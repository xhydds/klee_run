==> flow/design.v <==
`timescale 1ns / 1ps
module ps2_transmitter (
    input            clk,
    input            rstn,
    input            clock_in,            
    input            serial_data_in,      
    output reg [7:0] parallel_data_in,    
    output reg       parallel_data_valid, 
    output reg       data_in_error,       
    output reg       clock_out,            
    output reg       serial_data_out,      
    input      [7:0] parallel_data_out,    
    input            parallel_data_enable, 
    output reg       data_out_complete,
    output reg       busy,                 
    output reg       clock_output_oe,      
    output reg       data_output_oe        
);
    parameter [3:0] IDLE = 4'd0;
    parameter [3:0] WAIT_IO = 4'd1;
    parameter [3:0] DATA_IN = 4'd2;
    parameter [3:0] DATA_OUT = 4'd3;
    parameter [3:0] INITIALIZE = 4'd4;
    reg  [3:0]  state;
    reg  [3:0]  next_state;
    reg  [10:0] data_out_buf;
    reg  [10:0] data_in_buf;
    reg  [3:0]  data_count;
    reg  [15:0] clock_count;
    reg  [1:0]  clock_in_delay;
    wire        clock_in_negedge;
    always @(posedge clk) begin
        clock_in_delay <= {clock_in_delay[0], clock_in};
    end
    assign clock_in_negedge = (clock_in_delay == 2'b10) ? 1'b1 : 1'b0; 
    always @(posedge clk) begin
        if(!rstn) begin
            state <= IDLE;
        end
        else begin
            state <= next_state;
        end
    end
    always @(posedge clk) begin
        case (state)
            IDLE: begin
                next_state <= WAIT_IO;
                clock_output_oe <= 1'b0;
                data_output_oe <= 1'b0;
                data_in_error <= 1'b0;
                data_count <= 4'd0;
                busy <= 1'b0;
                parallel_data_valid <= 1'b0;
                clock_count <= 16'd0;
                data_in_buf <= 11'h0;
                data_out_buf <= 11'h0;
                clock_out <= 1'b1;
                serial_data_out <= 1'b1;
                data_out_complete <= 1'b0;
                parallel_data_in <= 8'h00;
            end
            WAIT_IO: begin
                if(clock_in_negedge) begin   
                    next_state <= DATA_IN;
                    busy <= 1'b1;
                    data_count <= 4'd0;
                end
                else if(parallel_data_enable) begin  
                    next_state <= INITIALIZE;
                    busy <= 1'b1;
                    data_count <= 4'd0;
                    clock_output_oe <= 1'b1;
                    clock_out <= 1'b0;   
                    data_out_buf <= {parallel_data_out[0],parallel_data_out[1],parallel_data_out[2],parallel_data_out[3],
                                    parallel_data_out[4],parallel_data_out[5],parallel_data_out[6],parallel_data_out[7],
                                    ~^(parallel_data_out), 2'b11};
                    data_output_oe <= 1'b1;
                    serial_data_out <= 1'b0;
                end
            end
            DATA_IN: begin
                if(clock_in_negedge && (data_count < 4'd10)) begin
                    data_in_buf <= {data_in_buf[9:0], serial_data_in};
                    data_count <= data_count + 4'd1;
                end
                else if(data_count == 4'd10) begin 
                    next_state <= IDLE;
                    data_count <= 4'd0;
                    busy <= 1'b0;
                    parallel_data_valid <= 1'b1;
                    parallel_data_in <= {data_in_buf[2],data_in_buf[3],data_in_buf[4],data_in_buf[5],
                                        data_in_buf[6],data_in_buf[7],data_in_buf[8],data_in_buf[9]};
                    if(data_in_buf[1] == ^(data_in_buf[9:2])) begin 
                        data_in_error <= 1'b1;
                    end
                end
            end
            INITIALIZE : begin
                if(clock_count < 16'd6000) begin 
                    clock_count <= clock_count + 16'd1;
                    clock_output_oe <= 1'b1;
                    clock_out <= 1'b0;
                end
                else begin
                    next_state <= DATA_OUT;
                    clock_output_oe <= 1'b0;
                    clock_out <= 1'b1;
                end
            end
            DATA_OUT : begin
                if(clock_in_negedge) begin
                    if(data_count < 4'd10) begin
                        data_count <= data_count + 4'd1;
                        serial_data_out <= data_out_buf[10];
                        data_out_buf <= {data_out_buf[9:0], 1'b0};
                    end
                    else if(data_count == 4'd10) begin
                        data_out_complete <= 1'b1;
                        next_state <= IDLE;
                        busy <= 1'b0;
                    end
                end
            end
        endcase
    end
endmodule
module PS2(
    );
endmodule
=== Reports on ps2_transmitter ===
Tool output for the design above, in the order of the flow.
Lines are those of the file above, counted from 1.
Operators carry their Yosys type and port widths (W data, S select, Z words).
Library cell names are shortened.
The mark - stands for no value.

* Top module: ps2_transmitter
* Clock input: clk
* Standard-cell library: sky130hd
* Timing corner: tt_025C_1v80

=== After elaboration ===
Source: Yosys, flattened and elaborated, memories not mapped. Widths are those after wreduce. Registers that Yosys merges into a memory's read port (data or address) are not register bits. Print and check cells do not count. Equal cells are merged and count once.

* Memories kept: 0
* Bits in writable memories: 0
* Bits in latches: 0
* Bits in registers: 67
* Clocked read ports x word width: 0
* Output and inout port bits: 16
* Input bits: 13
* Word-level cells: 120
* Memory bits (read-only): 0

* Reductions and logical operators: 23
* Bitwise gates (word level): 0
* Shifts and indexed selects: 0
* Order comparisons: 2
* Equal/unequal tests: 21
* Muxes and demuxes: 56
* $add $sub $neg: 2
* Div/mod/pow operators: 0
* $mul: 0

{| class="wikitable"
|+ Operators by type and width
! cell !! count
|-
| $mux W4 || 13
|-
| $mux W11 || 4
|-
| $pmux W11 S3 || 1
|-
| $pmux W16 S2 || 1
|-
| $ne A2 B2 Y1 const B || 12
|-
| $mux W1 || 21
|-
| $pmux W10 S2 || 1
|-
| $pmux W4 S5 || 1
|-
| $add A16 B1 Y16 const B || 1
|-
| $lt A16 B13 Y1 const B || 1
|-
| $pmux W8 S2 || 1
|-
| $pmux W4 S4 || 1
|-
| $mux W16 || 1
|-
| $mux W8 || 2
|-
| $reduce_and A5 Y1 || 3
|-
| $mux W10 || 1
|-
| $reduce_and A3 Y1 || 3
|-
| $pmux W1 S3 || 3
|-
| $reduce_bool A2 Y1 || 4
|-
| $eq A4 B2 Y1 const B || 2
|-
| $reduce_and A4 Y1 || 2
|-
| $reduce_xnor A8 Y1 || 1
|-
| $reduce_xor A8 Y1 || 1
|-
| $pmux W1 S2 || 4
|-
| $ne A3 B3 Y1 const B || 2
|-
| $reduce_bool A3 Y1 || 2
|-
| $reduce_and A6 Y1 || 1
|-
| $reduce_bool A5 Y1 || 1
|}

Other operator kinds: 12; their cells: 13.

=== Depth ===
Longest topological path by Yosys (ltp), each cell counted once; first at word level (registers and memories cut), then after technology mapping (sequential cells cut; the memories' decode and read muxes count).

* Depth in word-level cells: 6
* ABC_AREA: 0
* Mapped depth: 7
* Mapped depth without buffers: 7

=== Synthesis result ===
The flow's flattened synthesis, as Yosys stat reports it; memories are mapped. The netlist is that of the ABC_AREA named above (0 if unset); the other value can give another one.
Totals and module areas in this step are rounded.

* Buffers: 7
* Synthesis area: 3000 sq um
* Sequential part of the area: 1900 sq um
* Cell count: 244
* Flip-flops: 65

{| class="wikitable"
|+ Cells by type
! cell type !! count !! area in all (sq um)
|-
| edfxtp_1 || 60 || 1.8E+03
|-
| xnor2_1 || 21 || 183.926
|-
| nor2_1 || 40 || 150.144
|-
| dfxtp_1 || 5 || 100.096
|-
| and2_1 || 15 || 93.84
|-
| mux2i_1 || 8 || 80.077
|-
| xor2_1 || 7 || 61.309
|-
| a21oi_1 || 12 || 60.058
|-
| nand2_1 || 15 || 56.304
|-
| o21ai_0 || 10 || 50.048
|-
| ha_1 || 3 || 37.536
|-
| and3_1 || 4 || 25.024
|-
| a21boi_0 || 3 || 22.522
|-
| clkbuf_1 || 6 || 22.522
|-
| nand3_2 || 2 || 20.019
|-
| inv_1 || 5 || 18.768
|-
| or2_2 || 3 || 18.768
|-
| or3_1 || 3 || 18.768
|}

Not listed: further types 15, cells in them 22.

=== Worst setup path after synthesis ===
Path of least setup slack by OpenSTA after synthesis, without wires, with an ideal clock, recovery checks aside; 20% of the period is set as input and as output delay. Where synthesis merged equal registers, the netlist keeps one of their names.

* Path type: register -> register
* Start: register state[0]
* End: register clock_count[0]
* Required time: 2169 ps
* Path delay: 2215 ps
* Arrival: 1804 ps
* Setup time: 411 ps
* Time at the first pin: 0 ps
* Stages on the path: 3
* Setup slack: 364 ps
* Clock period: 2580 ps
* Buffers on the path: 0
* Synthesis period reached: 2216 ps

"path delay" = arrival - input delay + setup time.
"stages on the path": output pins that drive a net of the path, with the launching flip-flop's if there is one; two outputs of one cell count as two.
"synthesis period reached" = period - worst setup slack (recovery checks aside). The figure is calculated, with input and output delays left at 20% of the set period.
Between the ends stands the longest chain of elaborated cells between them, by number of cells; it is not shown to be the way that was timed. Of several equally long chains one is given.
A line is the first line of the expression or statement that the cell stems from. Yosys adds cells for indexed reads and writes and turns some case tables into memories.
Only ways into the end's enable, where the timed path ends, are counted here.

* Cells stage by stage: dfxtp_1 or2_2 o21ai_0
* Cells in the longest elaborated chain: 3
* Elaborated cells between the ends (all ways): 5
* RTL lines with such cells: 1
* Those cells by class: 2 x eq/ne; 3 x reduce/logical

{| class="wikitable"
|+ Ends and longest elaborated chain, post-synthesis
! element !! line !! RTL
|-
| start: declaration || 24 || <nowiki>reg  [3:0]  state;</nowiki>
|-
| start: assignment || 38 || <nowiki>state <= IDLE;</nowiki>
|-
| start: assignment || 41 || <nowiki>state <= next_state;</nowiki>
|-
| $eq A4 B3 Y1 || 45 || <nowiki>case (state)</nowiki>
|-
| $reduce_bool A2 Y1 || - ||
|-
| $reduce_and A2 Y1 || - ||
|-
| end: assignment || 54 || <nowiki>clock_count <= 16'd0;</nowiki>
|-
| end: assignment || 100 || <nowiki>clock_count <= clock_count + 16'd1;</nowiki>
|-
| end: declaration || 29 || <nowiki>reg  [15:0] clock_count;</nowiki>
|}

=== Timing after layout ===
From the final timing report of job 1: the path of least setup slack in the routed layout; clock arrival at registers is part of the times.
The path's times are printed in steps of 10 ps; the period is the one set.

* Path type: register -> register
* Start: register clock_count[1]
* End: register clock_count[15]
* Required time: 1710 ps
* Setup slack: -30 ps
* Arrival: 1740 ps
* Clock period: 1530 ps
* Buffers on the path: 1
* Time at the first pin: 320 ps
* Stages on the path: 7
* Setup time: 140 ps

Between the ends stands the longest chain of elaborated cells between them, by number of cells; it is not shown to be the way that was timed. Of several equally long chains one is given.
Ways into the end's enable are left out, as the timed path ends at the data pin.

* Cells stage by stage: edfxtp_1 buf_6 nand4_4 nor3_4 nand2_1 or3_4 a21oi_2
* Cells in the longest elaborated chain: 3
* Elaborated cells between the ends (all ways): 4
* RTL lines with such cells: 3
* Those cells by class: 1 x add/sub; 1 x compare; 2 x mux

{| class="wikitable"
|+ Ends and longest elaborated chain, after layout
! element !! line !! RTL
|-
| start: declaration || 29 || <nowiki>reg  [15:0] clock_count;</nowiki>
|-
| start: assignment || 54 || <nowiki>clock_count <= 16'd0;</nowiki>
|-
| start: assignment || 100 || <nowiki>clock_count <= clock_count + 16'd1;</nowiki>
|-
| $add A16 B1 Y16 || 100 ||
|-
| $mux W16 || 99 || <nowiki>if(clock_count < 16'd6000) begin</nowiki>
|-
| $pmux W16 S2 || 45 || <nowiki>case (state)</nowiki>
|-
| end: assignment || 54 ||
|-
| end: assignment || 100 ||
|-
| end: declaration || 29 ||
|}

Subject: ps2_transmitter on sky130hd, stored results

Hello all,

Module ps2_transmitter, platform sky130hd: 2 stored runs of the flow (Yosys, OpenROAD) with differing settings, in no particular order. Input and output delays are each 20% of the period that was set; the output load is 0.01 pF.
"achieved clock period": clock period set for the run, less the worst setup slack. It is reckoned from that one timing run; input and output delays stay at 20% of the period that was set.
By "worst setup path time" is meant the share of the clock period that the worst setup path is allowed (20% is reserved at inputs, 20% at outputs), minus its slack. Clock arrival times at its registers enter into it.
By "power" is meant OpenSTA's value without simulated activity: inputs other than the clock are taken to toggle once in ten clock periods, and the tool carries that through the logic.
"worst setup path time" is known to 10 ps.
Values from the reports are rounded here.

Job 1
==> flow/run.sh <==
#!/bin/bash
# the make line also repeats the synthesis and layout settings of config.mk as NAME=value (left out here)
make -C /OpenROAD-flow-scripts/flow DESIGN_CONFIG=/design/flow/config.mk WORK_HOME=/design/flow/orfs CLKGATE_MAP_FILE= finish
==> flow/config.mk <==
export PLATFORM = sky130hd
export DESIGN_NAME = ps2_transmitter
export DESIGN_NICKNAME = ps2_transmitter
export VERILOG_FILES = /design/flow/design.v
export SDC_FILE = /design/flow/constraint.sdc
export NUM_CORES = 4
export LEC_CHECK = 0
export ABC_AREA = 0
export CAP_MARGIN = 35
export CELL_PAD_IN_SITES_DETAIL_PLACEMENT = 2
export CORE_ASPECT_RATIO = 0.93
export CORE_MARGIN = 8
export CORE_UTILIZATION = 20
export CTS_CLUSTER_DIAMETER = 372
export GPL_ROUTABILITY_DRIVEN = 1
export MAX_ROUTING_LAYER = met4
export PLACE_DENSITY_LB_ADDON = 0.25
export SETUP_SLACK_MARGIN = 0.33
export SLEW_MARGIN = 20
export TNS_END_PERCENT = 20
==> flow/constraint.sdc <==
create_clock -name core_clock -period 1.53 [get_ports {clk}]
set_input_delay 0.3060 -clock core_clock [delete_from_list [all_inputs] [get_ports {clk}]]
set_output_delay 0.3060 -clock core_clock [all_outputs]
set_load 0.01 [all_outputs]

==> results of job 1 <==
chip area after synthesis (Yosys): 3000 sq um
die area: 19000 sq um
standard-cell area of the final layout: 4500 sq um
utilization: 31 %
worst setup slack after layout: -32 ps
total negative slack: -180 ps
worst hold slack: 380 ps
power: 8.3 mW
achieved clock period: 1562 ps
worst setup path time: 1560 ps
worst setup path kind: register -> register

Job 2
==> flow/run.sh <==
#!/bin/bash
# the make line also repeats the synthesis and layout settings of config.mk as NAME=value (left out here)
make -C /OpenROAD-flow-scripts/flow DESIGN_CONFIG=/design/flow/config.mk WORK_HOME=/design/flow/orfs CLKGATE_MAP_FILE= finish
==> flow/config.mk <==
export PLATFORM = sky130hd
export DESIGN_NAME = ps2_transmitter
export DESIGN_NICKNAME = ps2_transmitter
export VERILOG_FILES = /design/flow/design.v
export SDC_FILE = /design/flow/constraint.sdc
export NUM_CORES = 4
export LEC_CHECK = 0
export CAP_MARGIN = 20
export CORE_MARGIN = 2
export CORE_UTILIZATION = 44
export GPL_ROUTABILITY_DRIVEN = 1
export GPL_TIMING_DRIVEN = 0
export PLACE_DENSITY_LB_ADDON = 0.26
export SETUP_SLACK_MARGIN = 0.01
export SLEW_MARGIN = 20
==> flow/constraint.sdc <==
create_clock -name core_clock -period 3.36 [get_ports {clk}]
set_input_delay 0.6720 -clock core_clock [delete_from_list [all_inputs] [get_ports {clk}]]
set_output_delay 0.6720 -clock core_clock [all_outputs]
set_load 0.01 [all_outputs]

==> results of job 2 <==
chip area after synthesis (Yosys): 3000 sq um
die area: 7400 sq um
standard-cell area of the final layout: 3600 sq um
utilization: 56 %
worst setup slack after layout: 1100 ps
total negative slack: 0 ps
worst hold slack: 370 ps
power: 3.1 mW
achieved clock period: 2310 ps
worst setup path time: 1640 ps
worst setup path kind: input -> register

Thanks
