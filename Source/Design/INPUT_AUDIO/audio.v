==> flow/design.v <==
`timescale 1ns / 1ps
module pwm_gen ( 
    input [11:0] period, 
    input [11:0] h_time,
    input clk,
    output reg wave,pulse
);
    reg [11:0] cnt=0;
    always @(posedge clk) begin
        cnt<=cnt+1;
        pulse<=0;
        if(cnt>period)begin
            cnt<=0;
            pulse<=1;
        end else if(cnt<{h_time>>2})begin 
            wave<=1;
        end else begin
            wave<=0;
        end
    end
endmodule
module sound ( 
    input [11:0] period,
    input clk,
    output pwm
);
    reg [11:0] h_time=0;
    pwm_gen pg1( 
        .period(period),
        .h_time(h_time),
        .clk(clk),
        .wave(pwm),
        .pulse(pulse)
    );
    reg up=1,down=0;
    always @(posedge clk) begin
        if(pulse)begin
            if(up)begin
                h_time<=h_time+1;
                if(h_time>period)begin
                    up<=0;
                    down<=1;
                end
            end else begin
                h_time<=h_time-1;
                if(h_time==1)begin
                    down<=0;
                    up<=1;
                end
            end
        end
    end
endmodule
module audio#(
    parameter speed = 1000_0000,effect_speed=500_0000
)
( 
    input clk,jump,gamein,gamest, 
    input rstn,
    output  reg pwm,
    output  sd
    );
    parameter notenum = 531,
    effect_begin=532,
    effect_end=534,
    gameover_begin=535,
    gameover_end=735;
    reg [11:0] addra=0,addrb=effect_begin;
    wire [4:0]  douta,doutb;
    blk_mem_gen_music music_rom (
    .clka(clk),     
    .ena(1),       
    .addra(addra),   
    .douta(douta),   
    .clkb(clk),     
    .enb(1),       
    .addrb(addrb),   
    .doutb(doutb)   
    );
    wire [11:0] period1,period2;
    reg [31:0] FRD=0,FRD2;
    wire sd1,sd2;
    reg gameover=0;
    reg  tmp=0;
    always @(posedge clk or negedge rstn) begin
        if(!rstn)tmp<=0;
        tmp<=gamein;
    end
    assign y=(!gamein)&&tmp;
    always @(posedge clk or negedge rstn) begin 
        if(FRD>speed)FRD<=0;
        else FRD<=FRD+1;
        if(y)gameover<=1;
        else if(gamein||addra>=gameover_end)gameover<=0;
        if(!rstn) begin
            addra<=0;
            FRD<=0;
        end else if(FRD==0)begin
            if(gameover)begin
                if(addra<notenum)addra<=gameover_begin;
                else if(addra<gameover_end)addra<=addra+1;
                else addra<=0;
            end else begin
                if(addra>=notenum)addra<=0;
                else addra<=addra+1;
            end 
        end
    end
    reg jumping=0;
    always @(posedge clk) begin 
        if(FRD2>effect_speed)FRD2<=0;
        else FRD2<=FRD2+1;
        if(jump)jumping<=1;
        else if(addrb==effect_end)jumping<=0;
        if(FRD2==0)begin
            if(addrb==effect_end)addrb<=effect_begin;
            else if(jumping)addrb<=addrb+1;
        end
    end
    Music_decoder md( 
        .cin(douta),
        .cout(period1),
        .sd(sd1)
    );
    Music_decoder sp( 
        .cin(doutb),
        .cout(period2),
        .sd(sd2)
    );
    assign sd=sd1||sd2;
    wire pwm1,pwm2;
    sound music(
        .period(period1),
        .clk(clk),
        .pwm(pwm1)
    );
    sound spmusic(
        .period(period2),
        .clk(clk),
        .pwm(pwm2)
    );
    always @(*) begin
        if(gamein)begin
            pwm=(sd1&pwm1)||(jumping&&pwm2);
        end else begin
            pwm=sd1&pwm1;
        end
    end
endmodule
**From RTL to reports: sound**

The steps from the RTL of sound to its reports follow in flow order.
Line numbers count from 1 in the design file above.
Operators: Yosys type, input widths -> output width; for muxes data width and select width s.
Library cell names are shortened.
A cell with - has no value.

- Top: sound
- Clock port: clk
- Library: sky130hd
- Library corner: tt_025C_1v80

**Word-level counts**

Source: Yosys, flattened and elaborated, memories not mapped. Widths are those after wreduce; folded enables and synchronous resets count as part of the registers. Registers that Yosys merges into a memory's read port (data or address) are not register bits. Print and check cells do not count. Equal cells are merged and count once.

- Flip-flop bits (word level): 27
- Input bits: 13
- Output and inout port bits: 1

- $add $sub $neg: 3
- Order comparisons: 3
- Eq/ne operators: 1
- Muxes and demuxes: 6

Operators by type and width:

| kind | count |
|---|---|
| $add 12x1->12 const B | 2 |
| $gt 12x12->1 | 2 |
| $sub 12x1->12 const B | 1 |
| $eq 12x1->1 const B | 1 |
| $lt 12x10->1 | 1 |
| $mux 12 | 1 |
| $mux 1 | 5 |

**Longest topological paths**

Depth = most cells in a row (Yosys ltp): at word level without a register or memory, in the mapped netlist without a sequential cell, where the memories' decode and read muxes count.

- Depth in word-level cells: 3
- ABC_AREA: 0
- Mapped depth: 8
- Depth with buffers taken out: 7

**Synthesis result**

Source: synth_stat.txt of the flow (Yosys; design flattened, memories mapped). It holds for the ABC_AREA given above (unset counts as 0); a run with the other value may have another netlist.

Cells by type:

| type | count | area in all (um2) |
|---|---|---|
| ha_1 | 37 | 462.944 |
| edfxtp_1 | 14 | 420.403 |
| dfxtp_1 | 13 | 260.25 |
| xnor2_1 | 14 | 122.618 |
| inv_1 | 29 | 108.854 |
| a21oi_1 | 13 | 65.062 |
| nand3_1 | 13 | 65.062 |
| nor2_1 | 17 | 63.811 |
| nand4_1 | 10 | 62.56 |
| xor2_1 | 6 | 52.55 |
| nor3_1 | 6 | 30.029 |
| o32ai_4 | 1 | 27.526 |
| and3_1 | 4 | 25.024 |
| nand2_1 | 5 | 18.768 |
| nor2b_1 | 3 | 18.768 |
| a211o_1 | 2 | 17.517 |
| and4_1 | 2 | 17.517 |
| a21boi_0 | 2 | 15.014 |

Not listed: further types 23, cells in them 29.

- Standard cells after synthesis: 220
- Chip area (Yosys): 2075.7 um2
- Sequential part of the area: 680.7 um2
- Flip-flops: 27
- Buffer cells: 4

The figures by module come from a second, unflattened synthesis with its own total; it is not the netlist above.

- Cell total of the unflattened synthesis: 236
- Area total of the unflattened synthesis: 2162.1 um2

Rows give one instance, submodules left out.

By module:

| module | instances | cells | area (um2) |
|---|---|---|---|
| pwm_gen | 1 | 128 | 1087.3 |
| sound | 1 | 108 | 1074.8 |

**Worst setup path after synthesis**

OpenSTA on the mapped netlist: ideal clock, no wires. The path of least setup slack (recovery checks aside). Input and output delay are each 20% of the period. Register names are those of the netlist, which keeps one name where synthesis merged equal registers.

- Kind: in2reg
- Start: input port period[5]
- End: register pg1.wave
- Clock period: 2570 ps
- Setup time: 292 ps
- Time at the first pin: 514 ps
- Data arrival time: 1840 ps
- Data required time: 2278 ps
- Slack: 438 ps
- Path delay: 1618 ps
- Stages on the path: 8
- Path buffers: 1
- Synthesis period reached: 2132 ps

"path delay" is the arrival time less input delay plus setup time.
"stages on the path" counts driving pins, that of a launching flip-flop among them; a cell with two outputs on the path counts twice.
"synthesis period reached" is the clock period less the worst setup slack; recovery checks do not enter. This is arithmetic on one report: input and output delays are still those of the set period (20% each).
The rows between start and end are the longest chain of elaborated cells between them; the timing report does not say that the signal goes this way. Where chains are equally long, one stands for them.
A line is the first line of the expression or statement that the cell stems from. Yosys adds cells for indexed reads and writes and turns some case tables into memories.

- Cell sequence: inv_1 > ha_1 > a21o_1 > nand3_1 > a21oi_1 > o41a_1 > clkbuf_1 > inv_1
- Length of the longest elaborated chain: 1
- Elaborated cells on any way between the ends: 1
- Those cells by class: compare (1)

RTL lines, path post-synthesis:

| element | RTL line | text |
|---|---|---|
| start: declaration | 23 | `input [11:0] period,` |
| $gt 12x12->1 | 12 | `if(cnt>period)begin` |
| end: assignment | 16 | `wave<=1;` |
| end: assignment | 18 | `wave<=0;` |
| end: declaration | 6 | `output reg wave,pulse` |

**Worst path after layout**

Path of least setup slack in the final report of flow run A (OpenROAD, finished layout, wires in). Where an end is a register, its clock arrival counts in the times.
The report prints the path's times to 10 ps; the period is as set.

- Kind: reg2reg
- Start: register h_time[4]
- End: register h_time[9]
- Clock period: 2250 ps
- Setup time: 240 ps
- Time at the first pin: 280 ps
- Data arrival time: 2090 ps
- Data required time: 2290 ps
- Slack: 200 ps
- Stages on the path: 6
- Path buffers: 0

The rows between start and end are the longest chain of elaborated cells between them; the timing report does not say that the signal goes this way. Where chains are equally long, one stands for them.

- Cell sequence: edfxtp_1 > or4_4 > or3_4 > o32ai_4 > o21ai_2 > xnor2_1
- Length of the longest elaborated chain: 2
- Elaborated cells on any way between the ends: 3
- Those cells by class: add/sub (2); mux (1)

RTL lines, path after layout:

| element | RTL line | text |
|---|---|---|
| start: declaration | 27 | `reg [11:0] h_time=0;` |
| start: assignment | 39 | `h_time<=h_time+1;` |
| start: assignment | 45 | `h_time<=h_time-1;` |
| $sub 12x1->12 | 45 |  |
| $mux 12 | 38 | `if(up)begin` |
| end: assignment | 39 |  |
| end: assignment | 45 |  |
| end: declaration | 27 |  |

Memo
Re: implementation data of sound

Measured data: module sound, platform sky130hd, 2 stored runs of the flow under differing settings, order arbitrary. Input and output delays are each 20% of the period that was set; the output load is 0.01 pF.
"time used up by the worst setup path" is the time allowed to the run's worst setup path (the clock period less input and output delay, where it has them) less its slack. Clock arrival times count: a late capture clock shortens it, a late launch clock lengthens it.
"power consumption": no workload was simulated; the value follows from the tool's default switching activity.
"time used up by the worst setup path" is given in steps of 10 ps.
Among the settings, -- means not set for that run.

| name | flow run A | flow run B |
|---|---|---|
| period_ns | 2.25 | 3.66 |
| SETUP_SLACK_MARGIN | 0.34 | 0.16 |
| CAP_MARGIN | 20 | 20 |
| CORE_MARGIN | 2 | 5 |
| CORE_UTILIZATION | 40 | 51 |
| SLEW_MARGIN | 20 | 20 |
| PLACE_DENSITY_LB_ADDON | -- | 0.16 |
| CELL_PAD_IN_SITES_DETAIL_PLACEMENT | -- | 2 |
| TNS_END_PERCENT | -- | 10 |
| post-synthesis cell area (um2) | 2075.7 | 2075.7 |
| area of the die (um2) | 5781.3 | 5445.7 |
| final utilization (%) | 52.2 | 57.7 |
| setup slack of the critical path (ps) | 203 | 767 |
| post-route worst hold slack (ps) | 439 | 528 |
| power consumption (mW) | 1.915 | 1.206 |
| time used up by the worst setup path (ps) | 2050 | 2160 |
| critical path kind | reg2reg | in2reg |
